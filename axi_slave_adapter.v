==> flow/design.v <==
`timescale 1ns / 1ps
module AXI_slave_v #(
    parameter   START_ADDR = 32'h4000_0000,
    parameter   END_ADDR = 32'h4000_4000  
)(
   input        reset_i,
   output reg              valid_o,
   input                   ready_i,
   output reg     [ 3:0]   wstrb_o,
   output reg     [31:0]   addr_o,
   output reg     [31:0]   wdata_o,
   input          [31:0]   rdata_i,
   output                  clk_o,
   input                   S_AXI_ACLK,
   input          [31:0]   S_AXI_ARADDR,        
   input                   S_AXI_ARVALID,          
   output reg              S_AXI_ARREADY,
   output reg     [31:0]   S_AXI_RDATA,
   output reg              S_AXI_RVALID,
   input                   S_AXI_RREADY,        
   output reg     [ 1:0]   S_AXI_RRESP,
   input          [31:0]   S_AXI_AWADDR,        
   input                   S_AXI_AWVALID,       
   output reg              S_AXI_AWREADY,
   input          [31:0]   S_AXI_WDATA,      
   input                   S_AXI_WVALID,        
   output reg              S_AXI_WREADY,
   input          [ 3:0]   S_AXI_WSTRB,
   input                   S_AXI_BREADY,        
   output reg     [ 1:0]   S_AXI_BRESP,
   output reg              S_AXI_BVALID
);
   reg [2:0] state;
   reg [1:0] write_status;  
   localparam IDLE               = 3'b000;
   localparam READ_ADDR          = 3'b001;
   localparam READ_DATA          = 3'b010;
   localparam WRITE_ADDR_DATA    = 3'b011;
   localparam WRITE_RESP         = 3'b100;
   assign clk_o = S_AXI_ACLK;
   always @(posedge S_AXI_ACLK) begin
      if (reset_i == 1'b0) begin
         state <= IDLE;
         write_status <= 0;
         valid_o <= 0;
         wstrb_o <= 0;
         addr_o <= 0;
         wdata_o <= 0;
         S_AXI_ARREADY <= 0;
         S_AXI_RDATA <= 0;
         S_AXI_RVALID <= 0;
         S_AXI_RRESP <= 0;
         S_AXI_AWREADY <= 0;
         S_AXI_WREADY <= 0;
         S_AXI_BVALID <= 0;
      end else begin 
         case(state)
            IDLE: begin
               if (S_AXI_ARVALID == 1'b1) begin  
                  if (S_AXI_ARADDR >= START_ADDR && S_AXI_ARADDR < END_ADDR) begin  
                     state <= READ_ADDR;
                  end else begin
                     state <= state;
                  end
               end else if (S_AXI_AWVALID == 1'b1) begin  
                  if (S_AXI_AWADDR >= START_ADDR && S_AXI_AWADDR < END_ADDR) begin  
                     state <= WRITE_ADDR_DATA;
                  end else begin
                     state <= state;
                  end
               end else begin  
                  state <= state;
               end
            end
            READ_ADDR: begin  
               if (S_AXI_ARREADY == 1'b1) begin  
                  S_AXI_ARREADY <= 0;
                  state <= READ_DATA;
                  addr_o <= S_AXI_ARADDR;
                  valid_o <= 1'b1;
               end else begin
                  S_AXI_ARREADY <= 1'b1;
                  state <= state;
                  addr_o <= addr_o;
                  valid_o <= valid_o;
               end
            end
            READ_DATA: begin  
               if (S_AXI_RVALID == 1'b1) begin  
                  if (S_AXI_RREADY == 1'b1) begin  
                     state <= IDLE;
                     S_AXI_RDATA <= 0;
                     S_AXI_RVALID <= 0;
                     addr_o <= addr_o;
                     valid_o <= valid_o;
                  end else begin
                     state <= state;
                     S_AXI_RDATA <= S_AXI_RDATA;
                     S_AXI_RVALID <= S_AXI_RVALID;
                     addr_o <= addr_o;
                     valid_o <= valid_o;
                  end
               end else begin
                  if (ready_i == 1'b1) begin  
                     state <= state;
                     S_AXI_RDATA <= rdata_i;
                     S_AXI_RVALID <= 1'b1;
                     addr_o <= 0;
                     valid_o <= 0;
                  end else begin
                     state <= state;
                     S_AXI_RDATA <= S_AXI_RDATA;
                     S_AXI_RVALID <= S_AXI_RVALID;
                     addr_o <= addr_o;
                     valid_o <= valid_o;
                  end
               end
            end
            WRITE_ADDR_DATA: begin
               if (
                  (write_status[0] == 1'b1) &&
                  (write_status[1] == 1'b1)
               ) begin  
                  state <= WRITE_RESP;
                  write_status <= 0;
                  valid_o <= 1;
                  addr_o <= addr_o;
                  wstrb_o <= wstrb_o;
                  wdata_o <= wdata_o;
                  S_AXI_AWREADY <= 0;
                  S_AXI_WREADY <= 0;
               end else begin
                  state <= state;
                  valid_o <= 0;
                  if (S_AXI_AWREADY == 1'b1) begin
                     write_status[0] <= 1'b1;
                     addr_o <= S_AXI_AWADDR;
                     S_AXI_AWREADY <= 0;
                  end else begin
                     if (write_status[0] == 1'b1) begin
                        write_status[0] <= write_status[0];
                        addr_o <= addr_o;
                        S_AXI_AWREADY <= S_AXI_AWREADY;
                     end else begin
                        write_status[0] <= write_status[0];
                        addr_o <= addr_o;
                        S_AXI_AWREADY <= 1'b1;
                     end
                  end
                  if (S_AXI_WREADY == 1'b1) begin
                     write_status[1] <= 1'b1;
                     wdata_o <= S_AXI_WDATA;
                     wstrb_o <= S_AXI_WSTRB;
                     S_AXI_WREADY <= 0;
                  end else begin
                     if (write_status[1] == 1'b1) begin
                        write_status[1] <= write_status[1];
                        wdata_o <= wdata_o;
                        wstrb_o <= wstrb_o;
                        S_AXI_WREADY <= S_AXI_WREADY;
                     end else begin
                        write_status[1] <= write_status[1];
                        wdata_o <= wdata_o;
                        wstrb_o <= wstrb_o;
                        S_AXI_WREADY <= 1'b1;
                     end
                  end
               end
            end
            WRITE_RESP: begin
               if (S_AXI_BVALID == 1'b1) begin  
                  if (S_AXI_BREADY == 1'b1) begin
                     state <= IDLE;
                     S_AXI_BRESP <= 0;
                     S_AXI_BVALID <= 0;
                     valid_o <= valid_o;
                     addr_o <= addr_o;
                     wstrb_o <= wstrb_o;
                     wdata_o <= wdata_o;
                  end else begin
                     state <= state;
                     S_AXI_BVALID <= S_AXI_BVALID;
                     S_AXI_BRESP <= S_AXI_BRESP;
                     valid_o <= valid_o;
                     addr_o <= addr_o;
                     wstrb_o <= wstrb_o;
                     wdata_o <= wdata_o;
                  end
               end else begin
                  state <= state;
                  if (ready_i == 1'b1) begin
                     S_AXI_BVALID <= 1'b1;
                     S_AXI_BRESP <= 2'b00;
                     valid_o <= 0;
                     addr_o <= 0;
                     wstrb_o <= 0;
                     wdata_o <= 0;
                  end else begin
                     S_AXI_BVALID <= S_AXI_BVALID;
                     S_AXI_BRESP <= S_AXI_BRESP;
                     valid_o <= valid_o;
                     addr_o <= addr_o;
                     wstrb_o <= wstrb_o;
                     wdata_o <= wdata_o;
                  end
               end
            end
            default: begin  
               state <= IDLE;
               write_status <= 0;
               valid_o <= 0;
               wstrb_o <= 0;
               addr_o <= 0;
               wdata_o <= 0;
               S_AXI_ARREADY <= 0;
               S_AXI_RDATA <= 0;
               S_AXI_RVALID <= 0;
               S_AXI_RRESP <= 0;
               S_AXI_AWREADY <= 0;
               S_AXI_WREADY <= 0;
               S_AXI_BVALID <= 0;
            end
         endcase
      end
   end
endmodule
## Reports on AXI_slave_v

What the tools print for AXI_slave_v, step after step.
Line numbers count from 1 in the design file above.
Operators carry their Yosys type and port widths (W data, S select, Z words).
Library cell names are shortened.
A cell with - has no value.

- Top: AXI_slave_v
- Clock: S_AXI_ACLK
- Cell library: sky130hd
- Library corner: tt_025C_1v80

## Word level

Source: Yosys, flattened and elaborated, memories not mapped. Widths are those after wreduce. Registers that Yosys merges into a memory's read port (data or address) are not register bits. Print and check cells do not count. Equal cells are merged and count once.

- Magnitude comparators: 4
- Equal/unequal tests: 24
- Multiplexer cells: 64
- Bitwise logic cells: 4
- Reductions and logical operators: 18

Operators with widths:

| cell | count |
|---|---|
| $mux W32 | 13 |
| $pmux W32 S5 | 1 |
| $pmux W32 S3 | 1 |
| $ge A32 B31 Y1 const B | 2 |
| $lt A32 B31 Y1 const B | 2 |
| $pmux W32 S2 | 1 |
| $mux W3 | 10 |
| $ne A2 B2 Y1 const B | 13 |
| $ne A3 B3 Y1 const B | 7 |
| $mux W1 | 21 |
| $reduce_or A4 Y1 | 4 |
| $mux W4 | 4 |
| $pmux W3 S5 | 1 |
| $pmux W1 S2 | 7 |
| $pmux W4 S3 | 1 |
| $reduce_and A9 Y1 | 1 |
| $reduce_and A4 Y1 | 2 |
| $eq A3 B2 Y1 const B | 2 |
| $reduce_and A6 Y1 | 1 |
| $mux W2 | 3 |
| $reduce_and A5 Y1 | 1 |
| $pmux W1 S5 | 1 |
| $not A1 Y1 | 4 |
| $reduce_and A2 Y1 | 2 |
| $logic_and A1 B1 Y1 | 3 |
| $eq A3 B1 Y1 const B | 1 |
| $eq A3 B3 Y1 const B | 1 |
| $logic_not A3 Y1 | 1 |

Not listed: further kinds 3, cells in them 3.

- Register bits after elaboration: 113
- Input port bits: 140
- Output and inout port bits: 111
- Cells after elaboration: 128

## Logic depth

Depth = most cells in a row (Yosys ltp): at word level without a register or memory, in the mapped netlist without a sequential cell, where the memories' decode and read muxes count.

- Word-level depth: 6
- ABC_AREA: 0
- Gate-level depth with buffers: 7
- Depth with buffers taken out: 4

## Synthesis result

The flow's flattened synthesis, as Yosys stat reports it; memories are mapped. The netlist is that of the ABC_AREA named above (0 if unset); the other value can give another one.

Cell types:

| type | count | total area (um2) |
|---|---|---|
| dfxtp_1 | 113 | 2262.17 |
| a21oi_1 | 75 | 375.36 |
| nand3_1 | 72 | 360.346 |
| o221a_1 | 32 | 360.346 |
| nand2_1 | 80 | 300.288 |
| nand2b_1 | 36 | 225.216 |
| nor2b_1 | 36 | 225.216 |
| o21ai_0 | 35 | 175.168 |
| clkbuf_1 | 37 | 138.883 |
| buf_2 | 11 | 55.053 |
| buf_6 | 4 | 45.043 |
| nor4_1 | 7 | 43.792 |
| buf_4 | 5 | 37.536 |
| nor2_1 | 9 | 33.782 |
| a2111oi_4 | 1 | 27.526 |
| or4_1 | 3 | 22.522 |
| nand4b_1 | 2 | 17.517 |
| nor4b_1 | 2 | 17.517 |

Other cell types: 25; their cells: 28.

- Cells in the netlist: 588
- Synthesis area: 4927.2 um2
- Sequential area: 2262.2 um2
- Flip-flops: 113
- Buffers: 58

Measured results for AXI_slave_v: 2 stored runs of the Yosys and OpenROAD flow on sky130hd. The settings differ; the order carries no meaning. The constraints put input and output delay at 20% of the set period each and load the outputs with 0.01 pF.

### Record 1

Settings: `period_ns=1.54`, `CORE_UTILIZATION=56`, `PLACE_DENSITY_LB_ADDON=0.26`, `CELL_PAD_IN_SITES_DETAIL_PLACEMENT=2`, `ABC_AREA=0`, `CTS_CLUSTER_DIAMETER=200`, `CAP_MARGIN=0`, `SLEW_MARGIN=15`, `CORE_MARGIN=2`

No final report: placement broke off with a tool error.

### Record 2

Settings: `period_ns=3.22`, `CAP_MARGIN=20`, `CORE_MARGIN=2`, `CORE_UTILIZATION=40`, `SLEW_MARGIN=20`

- Total die area: 13221.6 um2
- Synthesized cell area: 4927.2 um2
- Worst hold slack in the final report: 451 ps
- Utilization of the finished layout: 67.5 %
- Worst setup slack after layout: 247 ps
- Setup TNS: 0 ps
