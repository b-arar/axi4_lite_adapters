==> flow/design.v <==
`timescale 1ns/1ps
module AXI_master_v(
   input             clk_i,
   input             resetn_i,
   input                   valid_i,
   output   reg            ready_o,       
   input          [ 3:0]   wstrb_i,
   input          [31:0]   addr_i,
   input          [31:0]   wdata_i,
   output   reg   [31:0]   rdata_o,          
   output   reg   [31:0]   AXI_ARADDR_o,        
   output   reg            AXI_ARVALID_o,          
   input                   AXI_ARREADY_i,
   input          [31:0]   AXI_RDATA_i,
   input                   AXI_RVALID_i,
   output   reg            AXI_RREADY_o,        
   input          [ 1:0]   AXI_RRESP_i,
   output   reg   [31:0]   AXI_AWADDR_o,        
   output   reg            AXI_AWVALID_o,       
   input                   AXI_AWREADY_i,
   output   reg   [31:0]   AXI_WDATA_o,      
   output   reg            AXI_WVALID_o,        
   input                   AXI_WREADY_i,
   output   reg   [ 3:0]   AXI_WSTRB_o,
   output   reg            AXI_BREADY_o,        
   input          [ 1:0]   AXI_BRESP_i,
   input                   AXI_BVALID_i
);
   reg [2:0] state;
   reg [1:0] write_status;  
   localparam IDLE               = 3'b000;
   localparam READ_ADDR          = 3'b001;
   localparam READ_DATA          = 3'b010;
   localparam WRITE_ADDR_DATA    = 3'b011;
   localparam WRITE_RESP         = 3'b100;
   always @(posedge clk_i) begin
      if (resetn_i == 1'b0) begin
         state <= IDLE;
         write_status <= 0;
         ready_o <= 0;
         rdata_o <= 0;
         AXI_ARADDR_o <= 0;
         AXI_ARVALID_o <= 0;
         AXI_RREADY_o <= 0;
         AXI_AWADDR_o <= 0;
         AXI_AWVALID_o <= 0;
         AXI_WDATA_o <= 0;
         AXI_WVALID_o <= 0;
         AXI_WSTRB_o <= 0;
         AXI_BREADY_o <= 0;
      end else begin 
         case(state)
            IDLE: begin
               if (valid_i) begin
                  if (wstrb_i == 4'b0000) begin
                     state <= READ_ADDR;
                  end else begin
                     state <= WRITE_ADDR_DATA;
                  end
               end else begin
                  state <= state;
               end
            end
            READ_ADDR: begin
               if (AXI_ARVALID_o == 1'b1) begin  
                  if (AXI_ARREADY_i == 1'b1) begin  
                     state <= READ_DATA;  
                     AXI_ARADDR_o <= 0;
                     AXI_ARVALID_o <= 0;
                  end else begin  
                     state <= state;
                     AXI_ARADDR_o <= AXI_ARADDR_o;
                     AXI_ARVALID_o <= AXI_ARVALID_o;
                  end
               end else begin  
                  state <= state;
                  AXI_ARADDR_o <= addr_i;
                  AXI_ARVALID_o <= 1'b1;
               end
            end
            READ_DATA: begin
               if (AXI_RVALID_i == 1'b1) begin  
                  if (ready_o == 1'b1) begin  
                     state <= IDLE;
                     rdata_o <= 32'b0;
                     ready_o <= 0;
                     AXI_RREADY_o <= 0;
                  end else begin
                     state <= state;
                     rdata_o <= AXI_RDATA_i;
                     ready_o <= 1'b1;
                     AXI_RREADY_o <= 1'b1;
                  end
               end else begin  
                  state <= state;
                  ready_o <= 0;
                  rdata_o <= 0;
                  AXI_RREADY_o <= 0;
               end
            end
            WRITE_ADDR_DATA: begin
               if (
                  (write_status[0] == 1'b1) &&
                  (write_status[1] == 1'b1)
               ) begin  
                  state <= WRITE_RESP;
                  write_status <= 2'b00;
                  AXI_AWADDR_o <= 0;
                  AXI_AWVALID_o <= 0;
                  AXI_WDATA_o <= 0;
                  AXI_WVALID_o <= 0;
                  AXI_WSTRB_o <= 0;
               end else begin  
                  if (AXI_AWVALID_o == 1'b1) begin  
                     AXI_AWADDR_o <= AXI_AWADDR_o;  
                     if (AXI_AWREADY_i == 1'b1) begin  
                        write_status[0] <= 1'b1;  
                        AXI_AWVALID_o <= 0;  
                     end else begin  
                        write_status[0] <= write_status[0];
                        AXI_AWVALID_o <= AXI_AWVALID_o;
                     end
                  end else begin
                     AXI_AWADDR_o <= addr_i;
                     AXI_AWVALID_o <= 1'b1;
                     if (write_status[0] == 1'b0) begin
                        AXI_WVALID_o <= 1'b1;
                     end else begin
                        AXI_WVALID_o <= AXI_WVALID_o;
                     end
                  end
                  if (AXI_WVALID_o == 1'b1) begin  
                     AXI_WDATA_o <= AXI_WDATA_o;  
                     AXI_WSTRB_o <= AXI_WSTRB_o;
                     if (AXI_WREADY_i == 1'b1) begin  
                        write_status[1] <= 1'b1;  
                        AXI_WVALID_o <= 0;  
                     end else begin  
                        write_status[1] <= write_status[1];
                        AXI_WVALID_o <= AXI_WVALID_o;
                     end
                  end else begin
                     AXI_WDATA_o <= wdata_i;
                     AXI_WSTRB_o <= wstrb_i;
                     if (write_status[1] == 1'b0) begin
                        AXI_WVALID_o <= 1'b1;
                     end else begin
                        AXI_WVALID_o <= AXI_WVALID_o;
                     end
                  end
                  state <= state;
               end
            end
            WRITE_RESP: begin
               if (AXI_BVALID_i == 1'b1) begin  
                  if (AXI_BREADY_o == 1'b1) begin  
                     AXI_BREADY_o <= 0;
                     ready_o <= 0;
                     state <= IDLE;
                  end else begin
                     AXI_BREADY_o <= 1'b1;
                     ready_o <= 1'b1;
                     state <= state;
                  end
               end else begin  
                  state <= state;
                  ready_o <= ready_o;
                  AXI_BREADY_o <= AXI_BREADY_o;
               end
            end
            default: begin  
               state <= IDLE;
               write_status <= 0;
               ready_o <= 0;
               rdata_o <= 0;
               AXI_ARADDR_o <= 0;
               AXI_ARVALID_o <= 0;
               AXI_RREADY_o <= 0;
               AXI_AWADDR_o <= 0;
               AXI_AWVALID_o <= 0;
               AXI_WDATA_o <= 0;
               AXI_WVALID_o <= 0;
               AXI_WSTRB_o <= 0;
               AXI_BREADY_o <= 0;
            end
         endcase
      end
   end
endmodule
Step by step through the tools: AXI_master_v --
What the tools print for AXI_master_v, step after step. Lines are those of the file above, counted from 1. Operators carry their Yosys type and port widths (W data, S select, Z words). Cell names lack the library's common part. The mark -- stands for no value.
Design: top AXI_master_v, clock port clk_i, cell library sky130hd, timing corner tt_025C_1v80

Word level --
Counts by Yosys on the flattened word-level netlist (proc, flatten, opt, wreduce; memories kept). Register bits leave out memories and registers merged into their read ports (data or address). Print and check cells are left out. Cells with the same type and inputs are merged into one.
Bit counts: word-level cells 105, flip-flop bits (word level) 143, output and inout port bits 138
Operators by class: equality and inequality tests 19, mux-type cells 52, bitwise operators 4, reductions and logical operators 16
Operators with widths (number):
- $pmux W32 S2 | 4
- $mux W32 | 8
- $mux W3 | 8
- $ne A3 B3 Y1 const B | 7
- $mux W1 | 19
- $ne A2 B2 Y1 const B | 8
- $reduce_or A4 Y1 | 4
- $pmux W3 S5 | 1
- $pmux W1 S2 | 7
- $reduce_and A2 Y1 | 5
- $reduce_and A8 Y1 | 1
- $pmux W4 S2 | 1
- $mux W4 | 2
- $eq A3 B2 Y1 const B | 2
- $reduce_and A3 Y1 | 2
- $not A1 Y1 | 4
- $logic_not A4 Y1 | 1
- $eq A3 B1 Y1 const B | 1
- $eq A3 B3 Y1 const B | 1
- $logic_not A3 Y1 | 1
- $reduce_or A3 Y1 | 1
- $pmux W1 S3 | 1
- $mux W2 | 1
- $logic_and A1 B1 Y1 | 1

Logic depth --
Depth = most cells in a row (Yosys ltp): at word level without a register or memory, in the mapped netlist without a sequential cell, where the memories' decode and read muxes count.
Logic depth: depth after elaboration 4, ABC_AREA 0, mapped depth 6, mapped depth without buffers 3

Netlist --
The flow's flattened synthesis, as Yosys stat reports it; memories are mapped. The netlist is that of the ABC_AREA named above (0 if unset); the other value can give another one. The area totals of this step are shown rounded.
Mapped netlist: mapped flip-flops 145, mapped cells 663, buffers 61, area of sequential cells 0.002903 mm^2, chip area (Yosys) 0.005553 mm^2
Cells by type:
- dfxtp_1 | number 145, area in all 2.9E+03 um^2
- nand2_1 | number 210, area in all 788.256 um^2
- o22ai_1 | number 68, area in all 425.408 um^2
- mux2i_1 | number 34, area in all 340.326 um^2
- nand3_1 | number 67, area in all 335.322 um^2
- a21oi_1 | number 37, area in all 185.178 um^2
- clkbuf_1 | number 48, area in all 180.173 um^2
- buf_6 | number 4, area in all 45.043 um^2
- buf_2 | number 6, area in all 30.029 um^2
- nand3b_1 | number 4, area in all 30.029 um^2
- nor2_1 | number 7, area in all 26.275 um^2
- buf_4 | number 3, area in all 22.522 um^2
- nor4_4 | number 1, area in all 21.27 um^2
- a31oi_1 | number 3, area in all 18.768 um^2
- a32oi_1 | number 2, area in all 17.517 um^2
- a21oi_4 | number 1, area in all 16.266 um^2
- or4_1 | number 2, area in all 15.014 um^2
- nor4_1 | number 2, area in all 12.512 um^2
Not listed: further types 17, cells in them 19.

Path before layout --
Source: OpenSTA report_checks on the synthesized netlist (no wires, ideal clock, input and output delay 20% of the period each), path of least setup slack; recovery checks are left aside. Register names are those of the netlist, which keeps one name where synthesis merged equal registers.
Timing after synthesis: kind flip-flop to flip-flop, from register state, to register AXI_WDATA_o[10], delay of the path 1.623 ns, stages 7, required time 1.860 ns, setup slack 0.367 ns, launch time at the first pin 0.000 ns, data arrival time 1.493 ns, period 1.99 ns, synthesis period reached 1.623 ns
"delay of the path" is the arrival time less input delay plus setup time. "stages": output pins that drive a net of the path, with the launching flip-flop's if there is one; two outputs of one cell count as two. "synthesis period reached" is the clock period less the worst setup slack; recovery checks do not enter. This is arithmetic on one report: input and output delays are still those of the set period (20% each). An end named without its bit number is one bit of that signal or, where synthesis recoded a state register, one of its new flip-flops. The rows between start and end are the longest chain of elaborated cells between them; the timing report does not say that the signal goes this way. Where chains are equally long, one stands for them. Each line given opens the expression or statement behind the cell; cells for indexed reads and writes are added by Yosys, which also makes memories of some case tables. At most two assigning lines are given for a register; there are more.
On the way, after synthesis: path through dfxtp_1 -> buf_6 -> or4_1 -> buf_2 -> a21oi_4 -> buf_6 -> o22ai_1, cells in the longest elaborated chain 4, elaborated cells between the ends (all ways) 10, source lines of those cells 1, those cells by class eq/ne (5); mux (1); logic (1); reduce/logical (3)
RTL lines, path after synthesis:
- start, declared | RTL line 29 | reg [2:0] state;
- start, assigned | RTL line 61 | state <= state;
- start, assigned | RTL line 71 | state <= state;
- $eq A3 B3 Y1 | RTL line 52 | case(state)
- $reduce_or A4 Y1
- $not A1 Y1
- $reduce_and A2 Y1
- end, assigned | RTL line 133 | AXI_WDATA_o <= AXI_WDATA_o;
- end, assigned | RTL line 143 | AXI_WDATA_o <= wdata_i;
- end, declared | RTL line 21 | output   reg   [31:0]   AXI_WDATA_o,

Timing after layout --
From the final timing report of job 2: the path of least setup slack in the routed layout; clock arrival at registers is part of the times.
Timing after layout: kind flip-flop to output port, from register AXI_ARVALID_o, to output port AXI_ARVALID_o, stages 2, setup slack 0.07 ns, period 1.91 ns, data arrival time 1.46 ns, output delay 0.38 ns, launch time at the first pin 0.41 ns, required time 1.53 ns
At most two assigning lines are given for a register; there are more.
On the way, after layout: path through dfxtp_1 -> clkdlybuf4s50_1, cells in the longest elaborated chain 0, elaborated cells between the ends (all ways) 0, source lines of those cells 0
RTL lines, path after layout:
- start, declared | RTL line 12 | output   reg            AXI_ARVALID_o,
- start, assigned | RTL line 43 | AXI_ARVALID_o <= 0;
- start, assigned | RTL line 73 | AXI_ARVALID_o <= AXI_ARVALID_o;
- end, declared | RTL line 12

Wiki page: AXI_master_v / flow data

Below are 2 stored runs of the flow (Yosys, OpenROAD; platform sky130hd) on AXI_master_v, each with its settings and what was measured, unordered. Constraints: input delay and output delay 20% of the set period each, output load 0.01 pF.
By "achieved clock period" is meant the clock period of the run minus its worst setup slack. This is arithmetic on one report: input and output delays are still those of the set period (20% each).
"worst setup path time" = time allowed to the worst setup path (clock period - input delay - output delay, where it has them) - its slack; a late launch clock adds to it, a late capture clock takes from it.
By "power" is meant OpenSTA's value without simulated activity: inputs other than the clock are taken to toggle once in ten clock periods, and the tool carries that through the logic.
Measured values are rounded.
[job 1] settings: period_ns=1.19, CORE_UTILIZATION=63, PLACE_DENSITY=0.57, HOLD_SLACK_MARGIN=0.22, CORE_ASPECT_RATIO=0.53, CORE_MARGIN=5, CELL_PAD_IN_SITES_GLOBAL_PLACEMENT=2, ABC_AREA=1, MAX_ROUTING_LAYER=met4, CAP_MARGIN=20, SLEW_MARGIN=20
[job 1] result: did not finish, placement stopped with GPL-0301
[job 2] settings: period_ns=1.91, CAP_MARGIN=20, CORE_MARGIN=2, CORE_UTILIZATION=40, SLEW_MARGIN=20
[job 2] result: chip area after synthesis (Yosys) 0.005553 mm^2, die area 0.01484 mm^2, standard-cell area of the final layout 0.008796 mm^2, utilization 64.1 %, worst setup slack after layout 0.072 ns, total negative slack 0.000 ns, worst hold slack 0.332 ns, power 7.161 mW, achieved clock period 1.838 ns, worst setup path time 1.46 ns, worst setup path kind flip-flop to output port
